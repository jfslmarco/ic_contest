==> flow/design.v <==
`timescale 1ns/10ps
module  CONV(
	input		clk,
	input		reset,
	output	reg	busy,	
	input		ready,	
	output	reg	[11:0] iaddr,
	input	[19:0] idata,	
	output	reg 	cwr,
	output	reg 	[11:0] caddr_wr,
	output	reg 	[19:0] cdata_wr,
	output	reg 	crd,
	output	reg 	[11:0] caddr_rd,
	input	 	[19:0] cdata_rd,
	output	reg 	[2:0] csel
	);
parameter signed ker0_0 = 20'h0A89E;       
parameter signed ker1_0 = 20'hFDB55;       
parameter signed ker0_1 = 20'h092D5;       
parameter signed ker1_1 = 20'h02992;       
parameter signed ker0_2 = 20'h06D43;      
parameter signed ker1_2 = 20'hFC994;      
parameter signed ker0_3 = 20'h01004;      
parameter signed ker1_3 = 20'h050FD;      
parameter signed ker0_4 = 20'hF8F71;      
parameter signed ker1_4 = 20'h02F20;      
parameter signed ker0_5 = 20'hF6E54;      
parameter signed ker1_5 = 20'h0202D;      
parameter signed ker0_6 = 20'hFA6D7;      
parameter signed ker1_6 = 20'h03BD7;      
parameter signed ker0_7 = 20'hFC834;      
parameter signed ker1_7 = 20'hFD369;      
parameter signed ker0_8 = 20'hFAC19;      
parameter signed ker1_8 = 20'h05E68;      
parameter signed bias_ker0 = 20'h01310;      
parameter signed bias_ker1 = 20'hF7295;      
reg [4:0] cur_st, nxt_st;
parameter IDLE = 5'd0,
			CONV_0 = 5'd1,
			WAIT_CONV_0 = 5'd2,
			CONV_1 = 5'd3,
			WAIT_CONV_1 = 5'd4,
			CONV_2 = 5'd5,
			WAIT_CONV_2 = 5'd6,
			CONV_3 = 5'd7,
			WAIT_CONV_3 = 5'd8,
			CONV_4 = 5'd9,
			WAIT_CONV_4 = 5'd10,
			CONV_5 = 5'd11,
			WAIT_CONV_5 = 5'd12,
			CONV_6 = 5'd13,
			WAIT_CONV_6 = 5'd14,
			CONV_7 = 5'd15,
			WAIT_CONV_7 = 5'd16,
			CONV_8 = 5'd17,
			WAIT_CONV_8 = 5'd18,
			CONV_FINISH = 5'd19,
			MAX_KER0_LOAD = 5'd20,
			MAX_KER0_OUT = 5'd21,
			MAX_KER1_LOAD = 5'd22,
			MAX_KER1_OUT = 5'd23,
			MAX_FINISH = 5'd24,
			FLAT_KER0_LOAD = 5'd25,
			FLAT_KER0_OUT = 5'd26,
			FLAT_KER1_LOAD = 5'd27,
			FLAT_KER1_OUT = 5'd28,
			ALL_FINISH = 5'd29;
reg signed [19:0] idata_reg;
reg signed [19:0] conv_mul_a;
reg signed [19:0] ker0_weight, ker1_weight;
reg signed [39:0] conv_ker0_mul, conv_ker1_mul;
reg signed [39:0] conv_ker0_mul_reg, conv_ker1_mul_reg;
wire signed [19:0] conv_ker0_mul_reg_before, conv_ker1_mul_reg_before;
wire signed [19:0] conv_ker0_mul_reg_20bit, conv_ker1_mul_reg_20bit;
reg signed [19:0] conv_ker0_result, conv_ker1_result;
reg [3:0] counter_one_pixel;
reg [5:0] ptr_x, ptr_y;
reg conv_finsih, max_finsih;
reg [2:0] counter_layer1;
reg [4:0] layer1_ptr_x, layer1_ptr_y;
reg [10:0] layer2_addr;
reg [19:0] layer1_reg;
always@(posedge clk or posedge reset)
if(reset)
	cur_st <= IDLE;
else
	cur_st <= nxt_st;
always@(*)
case(cur_st)
	IDLE     : nxt_st = (ready)? CONV_0 : IDLE;
	CONV_0   : nxt_st = (counter_one_pixel==4'd10)? WAIT_CONV_0 : CONV_0;
	WAIT_CONV_0 : nxt_st = CONV_1;
	CONV_1   : nxt_st = (counter_one_pixel==4'd10)? WAIT_CONV_1 : CONV_1;
	WAIT_CONV_1 : nxt_st = (ptr_x==6'd62)? CONV_2 : CONV_1;
	CONV_2   : nxt_st = (counter_one_pixel==4'd10)? WAIT_CONV_2 : CONV_2;
	WAIT_CONV_2 : nxt_st = CONV_3;
	CONV_3   : nxt_st = (counter_one_pixel==4'd10)? WAIT_CONV_3 : CONV_3;
	WAIT_CONV_3 : nxt_st = CONV_4;
	CONV_4   : nxt_st = (counter_one_pixel==4'd10)? WAIT_CONV_4 : CONV_4;
	WAIT_CONV_4 : nxt_st = (ptr_x==6'd62)? CONV_5 : CONV_4;
	CONV_5   : nxt_st = (counter_one_pixel==4'd10)? WAIT_CONV_5 : CONV_5;
	WAIT_CONV_5 : nxt_st = (ptr_y==6'd62 && ptr_x==6'd63)? CONV_6 : CONV_3;
	CONV_6   : nxt_st = (counter_one_pixel==4'd10)? WAIT_CONV_6 : CONV_6;
	WAIT_CONV_6 : nxt_st = CONV_7;
	CONV_7   : nxt_st = (counter_one_pixel==4'd10)? WAIT_CONV_7 : CONV_7;
	WAIT_CONV_7 : nxt_st = (ptr_x==6'd62)? CONV_8 : CONV_7;
	CONV_8   : nxt_st = (counter_one_pixel==4'd10)? WAIT_CONV_8 : CONV_8;
	WAIT_CONV_8 : nxt_st = CONV_FINISH;
	CONV_FINISH : nxt_st = MAX_KER0_LOAD;
	MAX_KER0_LOAD : nxt_st = (counter_layer1==3'd4)? MAX_KER0_OUT : MAX_KER0_LOAD;
	MAX_KER0_OUT : nxt_st = MAX_KER1_LOAD;
	MAX_KER1_LOAD : nxt_st = (counter_layer1==3'd4)? MAX_KER1_OUT : MAX_KER1_LOAD;
	MAX_KER1_OUT : nxt_st = (layer1_ptr_x==5'd31 && layer1_ptr_y==5'd31)? MAX_FINISH : MAX_KER0_LOAD;
	MAX_FINISH : nxt_st = FLAT_KER0_LOAD;
	FLAT_KER0_LOAD : nxt_st = FLAT_KER0_OUT;
	FLAT_KER0_OUT : nxt_st = FLAT_KER1_LOAD;
	FLAT_KER1_LOAD : nxt_st = FLAT_KER1_OUT;
	FLAT_KER1_OUT : nxt_st = (layer1_ptr_x==5'd31 && layer1_ptr_y==5'd31)? ALL_FINISH : FLAT_KER0_LOAD;
	default  : nxt_st = ALL_FINISH;
endcase
always@(posedge clk or posedge reset)
if(reset)
	counter_one_pixel <= 4'd0;
else if(counter_one_pixel==4'd11 || conv_finsih)
	counter_one_pixel <= 4'd0;
else if(cur_st!=IDLE)
	counter_one_pixel <= counter_one_pixel + 1;
always@(posedge clk or posedge reset)
if(reset)
begin
	ptr_x <= 0;
	ptr_y <= 0;
end
else if(counter_one_pixel==4'd11)
	if(ptr_x==6'd63)
	begin
		ptr_x <= 0;
		ptr_y <= ptr_y+1;
	end
	else
		ptr_x <= ptr_x+1;
always@(*)
case(counter_one_pixel)
	4'd0 : iaddr = {ptr_y-1'd1, ptr_x-1'd1};
	4'd1 : iaddr = {ptr_y-1'd1, ptr_x};
	4'd2 : iaddr = {ptr_y-1'd1, ptr_x+1'd1};
	4'd3 : iaddr = {ptr_y, ptr_x-1'd1};
	4'd4 : iaddr = {ptr_y, ptr_x};	
	4'd5 : iaddr = {ptr_y, ptr_x+1'd1};	
	4'd6 : iaddr = {ptr_y+1'd1, ptr_x-1'd1};	
	4'd7 : iaddr = {ptr_y+1'd1, ptr_x};
	4'd8 : iaddr = {ptr_y+1'd1, ptr_x+1'd1};
	default : iaddr = 0; 
endcase	
always@(posedge clk)
	idata_reg <= idata;
always@(*)
case({cur_st, counter_one_pixel})
	{CONV_0,4'd1}, {CONV_0,4'd2}, {CONV_0,4'd3}, {CONV_0,4'd4}, {CONV_0,4'd7}   :  conv_mul_a = 0;
	{CONV_1,4'd1}, {CONV_1,4'd2}, {CONV_1,4'd3} :  conv_mul_a = 0;
	{CONV_2,4'd1}, {CONV_2,4'd2}, {CONV_2,4'd3}, {CONV_2,4'd6}, {CONV_2,4'd9} :  conv_mul_a = 0;
	{CONV_3,4'd1}, {CONV_3,4'd4}, {CONV_3,4'd7} :  conv_mul_a = 0;
	{CONV_5,4'd3}, {CONV_5,4'd6}, {CONV_5,4'd9} :  conv_mul_a = 0;
	{CONV_6,4'd1}, {CONV_6,4'd4}, {CONV_6,4'd7}, {CONV_6,4'd8}, {CONV_6,4'd9} :  conv_mul_a = 0;
	{CONV_7,4'd7}, {CONV_7,4'd8}, {CONV_7,4'd9} :  conv_mul_a = 0;
	{CONV_8,4'd3}, {CONV_8,4'd6}, {CONV_8,4'd7}, {CONV_8,4'd8}, {CONV_8,4'd9} :  conv_mul_a = 0;
	default : conv_mul_a = idata_reg; 
endcase		
always@(*)
case(counter_one_pixel)
	4'd1 : ker0_weight = ker0_0;
	4'd2 : ker0_weight = ker0_1;
	4'd3 : ker0_weight = ker0_2;
	4'd4 : ker0_weight = ker0_3;
	4'd5 : ker0_weight = ker0_4;	
	4'd6 : ker0_weight = ker0_5;	
	4'd7 : ker0_weight = ker0_6;	
	4'd8 : ker0_weight = ker0_7;
	4'd9 : ker0_weight = ker0_8;
	default : ker0_weight = 0; 
endcase
always@(*)
case(counter_one_pixel)
	4'd1 : ker1_weight = ker1_0;
	4'd2 : ker1_weight = ker1_1;
	4'd3 : ker1_weight = ker1_2;
	4'd4 : ker1_weight = ker1_3;
	4'd5 : ker1_weight = ker1_4;	
	4'd6 : ker1_weight = ker1_5;	
	4'd7 : ker1_weight = ker1_6;	
	4'd8 : ker1_weight = ker1_7;
	4'd9 : ker1_weight = ker1_8;
	default : ker1_weight = 0; 
endcase
always@(*)
	conv_ker0_mul = conv_mul_a * ker0_weight;
always@(*)
	conv_ker1_mul = conv_mul_a * ker1_weight;
always@(posedge clk or posedge reset)
if(reset)
	conv_ker0_mul_reg <= 0;
else if(counter_one_pixel==0)
	conv_ker0_mul_reg <= 0;
else if(counter_one_pixel!=0)
	conv_ker0_mul_reg <= conv_ker0_mul_reg + conv_ker0_mul;
always@(posedge clk or posedge reset)
if(reset)
	conv_ker1_mul_reg <= 0;
else if(counter_one_pixel==0)
	conv_ker1_mul_reg <= 0;
else if(counter_one_pixel!=0)
	conv_ker1_mul_reg <= conv_ker1_mul_reg + conv_ker1_mul;
always@(posedge clk or posedge reset)
if(reset)
	conv_finsih <= 0;
else if(cur_st==CONV_FINISH)
	conv_finsih <= 1;
always@(posedge clk or posedge reset) 
if(reset)
	cwr <= 0;
else if(counter_one_pixel==4'd10 || counter_one_pixel==4'd11 || (((cur_st==MAX_KER0_LOAD)||(cur_st==MAX_KER1_LOAD))&&counter_layer1==3'd4) || (cur_st==FLAT_KER0_LOAD || cur_st==FLAT_KER1_LOAD))
	cwr <= 1;
else
	cwr <= 0;
always@(posedge clk or posedge reset) 
if(reset)
	caddr_wr <= 0;
else
	caddr_wr <= (conv_finsih)? (cur_st==FLAT_KER0_LOAD || cur_st==FLAT_KER1_LOAD)? layer2_addr : {layer1_ptr_y,layer1_ptr_x} :{ptr_y, ptr_x};
assign conv_ker0_mul_reg_before = conv_ker0_mul_reg[35:16];
assign conv_ker1_mul_reg_before = conv_ker1_mul_reg[35:16];
assign conv_ker0_mul_reg_20bit = (conv_ker0_mul_reg[15])? conv_ker0_mul_reg_before + 1'd1 : conv_ker0_mul_reg_before;
assign conv_ker1_mul_reg_20bit = (conv_ker1_mul_reg[15])? conv_ker1_mul_reg_before + 1'd1 : conv_ker1_mul_reg_before;
always@(*)
	conv_ker0_result = conv_ker0_mul_reg_20bit + bias_ker0;
always@(*)
	conv_ker1_result = conv_ker1_mul_reg_20bit + bias_ker1;
always@(posedge clk)
if(cur_st==CONV_0 || cur_st==CONV_1 || cur_st==CONV_2 || cur_st==CONV_3 || cur_st==CONV_4 || cur_st==CONV_5 || cur_st==CONV_6 || cur_st==CONV_7 || cur_st==CONV_8)
	cdata_wr <=  (conv_ker0_result[19])? 0 : conv_ker0_result;
else if(cur_st==WAIT_CONV_0 || cur_st==WAIT_CONV_1 || cur_st==WAIT_CONV_2 || cur_st==WAIT_CONV_3 || cur_st==WAIT_CONV_4 || cur_st==WAIT_CONV_5 || cur_st==WAIT_CONV_6 || cur_st==WAIT_CONV_7 || cur_st==WAIT_CONV_8)
	cdata_wr <=  (conv_ker1_result[19])? 0 : conv_ker1_result;
else if((cur_st==MAX_KER0_LOAD || cur_st==MAX_KER1_LOAD) && counter_layer1== 3'd4)
	cdata_wr <= layer1_reg;
else if(layer1_ptr_x==0 && layer1_ptr_y==0 &&cur_st==FLAT_KER0_LOAD)
	cdata_wr <= 0;
else if(cur_st==FLAT_KER0_LOAD || cur_st==FLAT_KER1_LOAD) 
	cdata_wr <= cdata_rd;
always@(posedge clk or posedge reset)
if(reset)
	csel <= 0;
else if(counter_one_pixel==4'd10)
	csel <= 3'b001;
else if(counter_one_pixel==4'd11)
	csel <= 3'b010;
else if(nxt_st==MAX_KER0_LOAD)
	csel <= 3'b001;
else if(nxt_st==MAX_KER1_LOAD)
	csel <= 3'b010;
else if(nxt_st==MAX_KER0_OUT)
	csel <= 3'b011;
else if(nxt_st==MAX_KER1_OUT)
	csel <= 3'b100;
else if(cur_st==MAX_FINISH || cur_st==FLAT_KER1_OUT)
	csel <= 3'b011;
else if(cur_st==FLAT_KER0_OUT)
	csel <= 3'b100;
else if(cur_st==FLAT_KER0_LOAD || cur_st==FLAT_KER1_LOAD)
	csel <= 3'b101;
always@(posedge clk or posedge reset)
if(reset)
	counter_layer1 <= 0;
else if(counter_layer1==3'd5)
	counter_layer1 <= 0;
else if(cur_st==MAX_KER0_LOAD || cur_st==MAX_KER1_LOAD)
	counter_layer1 <= counter_layer1 +1;
always@(posedge clk or posedge reset)
if(reset)
begin
	layer1_ptr_x <= 0;
	layer1_ptr_y <= 0;
end
else if((cur_st==MAX_KER1_OUT &&counter_layer1==3'd5) || cur_st==FLAT_KER1_OUT)
begin
	if(layer1_ptr_x==5'd31)
	begin
		layer1_ptr_y <= layer1_ptr_y + 1;
		layer1_ptr_x <= 0;
	end
	else
		layer1_ptr_x <= layer1_ptr_x + 1;
end
always@(posedge clk or posedge reset)
if(reset)
	crd <= 0;
else if((cur_st==MAX_KER0_OUT || cur_st==MAX_KER1_OUT) || ((cur_st==MAX_KER0_LOAD ||cur_st==MAX_KER1_LOAD)&&counter_layer1<=3'd2) || (cur_st==MAX_FINISH || cur_st==FLAT_KER0_OUT || cur_st==FLAT_KER1_OUT))
	crd <= 1;
else
	crd <= 0;
always@(*)
case(counter_layer1)
	2'd0 : caddr_rd = (max_finsih)? {layer1_ptr_y, layer1_ptr_x} : {layer1_ptr_y,1'd0, layer1_ptr_x,1'd0}; 
	2'd1 : caddr_rd = {layer1_ptr_y,1'd0, layer1_ptr_x,1'd1};
	2'd2 : caddr_rd = {layer1_ptr_y,1'd1, layer1_ptr_x,1'd0};
	2'd3 : caddr_rd = {layer1_ptr_y,1'd1, layer1_ptr_x,1'd1};
	default : caddr_rd = 0;
endcase
always@(posedge clk or posedge reset)
if(reset)
	layer1_reg <= 20'd0;
else if((layer1_ptr_x==0 &&layer1_ptr_y==0 && cur_st==MAX_KER0_LOAD )||(cur_st==MAX_KER0_OUT || cur_st==MAX_KER1_OUT))
	layer1_reg <= 20'd0;
else if(cur_st==MAX_KER0_LOAD || cur_st==MAX_KER1_LOAD)
	if(cdata_rd>=layer1_reg)
		layer1_reg <= cdata_rd;
always@(posedge clk or posedge reset)
if(reset)
	max_finsih <= 0;
else if(cur_st==MAX_FINISH)
	max_finsih <= 1;	
always@(*)
case(cur_st)
	FLAT_KER0_LOAD : layer2_addr = {layer1_ptr_y,layer1_ptr_x,1'd0};
	FLAT_KER1_LOAD : layer2_addr = {layer1_ptr_y,layer1_ptr_x,1'd1};
	default : layer2_addr = {layer1_ptr_y,layer1_ptr_x}; 
endcase
always@(posedge clk or posedge reset)
if(reset)
	busy <= 0;
else if(ready)
	busy <= 1;
else if(cur_st==ALL_FINISH)
	busy <= 0;
endmodule
# == Step by step through the tools: CONV ==
# Tool output for the design above, in the order of the flow.
# Line numbers count from 1 in the design file above.
# Operators carry their Yosys type and port widths (W data, S select, Z words).
# A cell with -- has no value.
# setup
top_module,CONV
clock,clk
cell_library,sky130hd
lib_corner,tt_025C_1v80

# == Word level ==
# Source: Yosys, flattened and elaborated, memories not mapped. Widths are those after wreduce. Registers that Yosys merges into a memory's read port (data or address) are not register bits. Print and check cells do not count.
# Memory sizes are those after Yosys's memory passes, which may raise the word count (mostly to a power of two), join words into wider ones and drop unused or constant bits.
# word_totals
latch_bits,0
ff_bits,194
mem_bits_rw,0
output_inout_bits,62
rom_bits,640
memories,2
clocked_rd_ports_x_width,0
inputBits,43
# classes
div,0
reduce_and_logical,57
shift,0
bitwise,0
equal,85
cmp,2
n_mux,61
multipliers,2
addsub,16
# mem_list
name,size,width,rd,wr,line,rtl
(no name shown),16,20,1,0,183,case(counter_one_pixel)
(no name shown),16,20,1,0,170,case(counter_one_pixel)
# ops
operator,n
$mul A20 B20 Y40,2
$mux W20,11
$mux W40,4
$pmux W5 S29,1
$pmux W12 S9,1
$eq A5 B5 Y1 const B,20
$eq A9 B8 Y1 const B,11
$add A40 B40 Y40,2
$eq A9 B7 Y1 const B,8
$pmux W12 S4,1
$eq A9 B5 Y1 const B,5
$eq A9 B9 Y1 const B,5
$mux W3,15
$add A20 B1 Y20 const B,2
$eq A5 B4 Y1 const B,8
$mux W19,2
$reduce_or A32 Y1,1
$logic_or A1 B1 Y1,30
$eq A9 B6 Y1 const B,3
$add A6 B1 Y6 const B,4
$mux W12,2
$pmux W11 S2,1
$add A20 B13 Y20 const B,1
$add A20 B20 Y20 const B,1
$ge A20 B20 Y1,1
$eq A5 B3 Y1 const B,4
$mux W4,5
$eq A6 B6 Y1 const B,3
# Not listed: further kinds 28, cells in them 69.

# == Longest topological paths ==
# Longest topological path by Yosys (ltp), each cell counted once; first at word level (registers and memories cut), then after technology mapping (sequential cells cut; the memories' decode and read muxes count).
# logic_depth
depth_word,11
abc_area,1
depth_mapped,46

# == Mapped cells and area ==
# Source: synth_stat.txt of the flow (Yosys; design flattened, memories mapped). It holds for the ABC_AREA given above (unset counts as 0); a run with the other value may have another netlist.
# Totals and module areas in this step are rounded.
# by_type
cell,n,type_area_um2
sky130_fd_sc_hd__fa_1,838,1.68E+04
sky130_fd_sc_hd__inv_1,1532,5.75E+03
sky130_fd_sc_hd__dfrtp_1,146,3.65E+03
sky130_fd_sc_hd__ha_1,288,3.6E+03
sky130_fd_sc_hd__nand2_1,796,2.99E+03
sky130_fd_sc_hd__nor2_1,535,2.01E+03
sky130_fd_sc_hd__o21ai_0,172,860.826
sky130_fd_sc_hd__a21oi_1,170,850.816
sky130_fd_sc_hd__nand3_1,123,615.59
sky130_fd_sc_hd__edfxtp_1,20,600.576
sky130_fd_sc_hd__xor2_1,67,586.813
sky130_fd_sc_hd__dfxtp_1,20,400.384
sky130_fd_sc_hd__nand4_1,48,300.288
sky130_fd_sc_hd__clkbuf_1,75,281.52
sky130_fd_sc_hd__xnor2_1,31,271.51
sky130_fd_sc_hd__nor3_1,39,195.187
sky130_fd_sc_hd__buf_2,36,180.173
sky130_fd_sc_hd__nand2_2,28,175.168
# Not listed: further types 48, cells in them 281.
# mapped
seqArea_um2,4654
stdcells,5245
flip_flops,186
synth_area_um2,42260

# == Path before layout ==
# Path of least setup slack by OpenSTA after synthesis, without wires, with an ideal clock, recovery checks aside; 20% of the period is set as input and as output delay. Where synthesis merged equal registers, the netlist keeps one of their names.
# synth_timing
path_type,reg-to-reg
start,register counter_one_pixel[0]
end,register conv_ker0_mul_reg
slack_ps,2606
delay_ps,7694
t_arrival_ps,7562
period_ps,10300
required_time_ps,10168
stages,34
path_buffers,1
setup_time_ps,132
t_first_pin_ps,0
synth_period_reached_ps,7694
# "delay_ps" is the arrival time less input delay plus setup time.
# "stages": output pins that drive a net of the path, with the launching flip-flop's if there is one; two outputs of one cell count as two.
# "synth_period_reached_ps" = period - worst setup slack (recovery checks aside). The figure is calculated, with input and output delays left at 20% of the set period.
# Where an end lacks its bit number, it is one bit of the signal, or one of the new flip-flops if synthesis recoded a state register.
# At most two assigning lines are given for a register; there are more.
# synth_between
path_cell_list,sky130_fd_sc_hd__dfrtp_1 sky130_fd_sc_hd__inv_1 sky130_fd_sc_hd__ha_1 sky130_fd_sc_hd__nand2_1 sky130_fd_sc_hd__nor2_1 sky130_fd_sc_hd__inv_1 sky130_fd_sc_hd__nand3_1 sky130_fd_sc_hd__o21ai_1 sky130_fd_sc_hd__nand2_1 sky130_fd_sc_hd__nor2_4 sky130_fd_sc_hd__nand3_4 sky130_fd_sc_hd__clkbuf_1 sky130_fd_sc_hd__nor2_1 sky130_fd_sc_hd__inv_1 sky130_fd_sc_hd__fa_1 sky130_fd_sc_hd__inv_1 sky130_fd_sc_hd__fa_1 sky130_fd_sc_hd__inv_1 sky130_fd_sc_hd__fa_1 sky130_fd_sc_hd__inv_1 sky130_fd_sc_hd__fa_1 sky130_fd_sc_hd__fa_1 sky130_fd_sc_hd__fa_1 sky130_fd_sc_hd__inv_1 sky130_fd_sc_hd__fa_1 sky130_fd_sc_hd__inv_1 sky130_fd_sc_hd__ha_1 sky130_fd_sc_hd__nand2_1 sky130_fd_sc_hd__nor2_1 sky130_fd_sc_hd__inv_1 sky130_fd_sc_hd__o21a_1 sky130_fd_sc_hd__o311ai_0 sky130_fd_sc_hd__xnor2_1 sky130_fd_sc_hd__nor2_1
# synth_rtl
element,line,rtl
"start, declared",76,reg [3:0] counter_one_pixel;
"start, assigned",123,counter_one_pixel <= 4'd0;
"start, assigned",127,counter_one_pixel <= counter_one_pixel + 1;
"end, assigned",201,conv_ker0_mul_reg <= 0;
"end, assigned",205,conv_ker0_mul_reg <= conv_ker0_mul_reg + conv_ker0_mul;
"end, declared",72,"reg signed [39:0] conv_ker0_mul_reg, conv_ker1_mul_reg;"
# Chain of elaborated cells between the ends: none given.

# == Timing after layout ==
# Path of least setup slack in the final report of run A (OpenROAD, finished layout, wires in). Where an end is a register, its clock arrival counts in the times.
# The report prints the path's times to 10 ps; the period is as set.
# layout_timing
path_type,reg-to-reg
start,register counter_one_pixel[1]
end,register conv_ker1_mul_reg
path_buffers,6
t_arrival_ps,8070
required_time_ps,6810
stages,41
setup_time_ps,60
t_first_pin_ps,530
period_ps,6330
slack_ps,-1270
# Where an end lacks its bit number, it is one bit of the signal, or one of the new flip-flops if synthesis recoded a state register.
# At most two assigning lines are given for a register; there are more.
# layout_between
path_cell_list,sky130_fd_sc_hd__dfrtp_2 sky130_fd_sc_hd__inv_4 sky130_fd_sc_hd__ha_4 sky130_fd_sc_hd__nand2_4 sky130_fd_sc_hd__buf_6 sky130_fd_sc_hd__inv_4 sky130_fd_sc_hd__o21ai_2 sky130_fd_sc_hd__nand2_2 sky130_fd_sc_hd__inv_2 sky130_fd_sc_hd__nand2_2 sky130_fd_sc_hd__nor2_4 sky130_fd_sc_hd__buf_12 sky130_fd_sc_hd__buf_12 sky130_fd_sc_hd__buf_16 sky130_fd_sc_hd__nand2_8 sky130_fd_sc_hd__inv_4 sky130_fd_sc_hd__buf_12 sky130_fd_sc_hd__buf_12 [5 not listed] sky130_fd_sc_hd__fa_2 sky130_fd_sc_hd__fa_2 sky130_fd_sc_hd__fa_1 sky130_fd_sc_hd__inv_1 sky130_fd_sc_hd__fa_1 sky130_fd_sc_hd__inv_1 sky130_fd_sc_hd__ha_4 sky130_fd_sc_hd__a21oi_4 sky130_fd_sc_hd__inv_1 sky130_fd_sc_hd__a21oi_2 sky130_fd_sc_hd__nand2_2 sky130_fd_sc_hd__a211oi_2 sky130_fd_sc_hd__nand2_2 sky130_fd_sc_hd__nand2_1 sky130_fd_sc_hd__o211ai_1 sky130_fd_sc_hd__nand3_1 sky130_fd_sc_hd__nand2_1 sky130_fd_sc_hd__nor2_1
# layout_rtl
element,line,rtl
"start, declared",76,reg [3:0] counter_one_pixel;
"start, assigned",123,counter_one_pixel <= 4'd0;
"start, assigned",127,counter_one_pixel <= counter_one_pixel + 1;
"end, assigned",208,conv_ker1_mul_reg <= 0;
"end, assigned",212,conv_ker1_mul_reg <= conv_ker1_mul_reg + conv_ker1_mul;
"end, declared",72,"reg signed [39:0] conv_ker0_mul_reg, conv_ker1_mul_reg;"
# Chain of elaborated cells between the ends: none given.

# CONV through Yosys and OpenROAD on sky130hd: 2 stored runs, unordered, with their settings and measured results. The constraints put input and output delay at 20% of the set period each and load the outputs with 0.01 pF.
# By "timing.achieved_period_ps" is meant the clock period of the run minus its worst setup slack. This is arithmetic on one report: input and output delays are still those of the set period (20% each).
# By "worst_path_ps" is meant the share of the clock period that the worst setup path is allowed (20% is reserved at inputs, 20% at outputs), minus its slack. Clock arrival times at its registers enter into it.
# "design_power_uw" is the tool's figure for a default switching activity; nothing was simulated.
# "worst_path_ps" is known to 10 ps.
# Values from the reports are rounded here.
# Among the settings, - means not set for that run.
setting or result,run A,run B
period_ns,6.33,9.76
CORE_UTILIZATION,31,33
SETUP_SLACK_MARGIN,0.98,0.65
PLACE_DENSITY_LB_ADDON,0.04,-
ABC_AREA,1,1
CTS_CLUSTER_SIZE,49,67
CAP_MARGIN,10,20
CORE_MARGIN,2,2
SLEW_MARGIN,20,20
PLACE_DENSITY,-,0.85
TNS_END_PERCENT,-,80
MIN_ROUTING_LAYER,-,met1
MAX_ROUTING_LAYER,-,met4
timing.achieved_period_ps,7597,8767
hold_worst_slack_ps,521,518
synth_area_um2,42260,42260
final_cell_area_um2,56350,46410
timing.setup.ws_ps,-1267,993
design_power_uw,2831,1799
design_die_area_um2,139300,130900
worst_path_ps,7600,8770
critical_path_type,reg-to-reg,reg-to-reg
fin_tns_ps,-49130,0
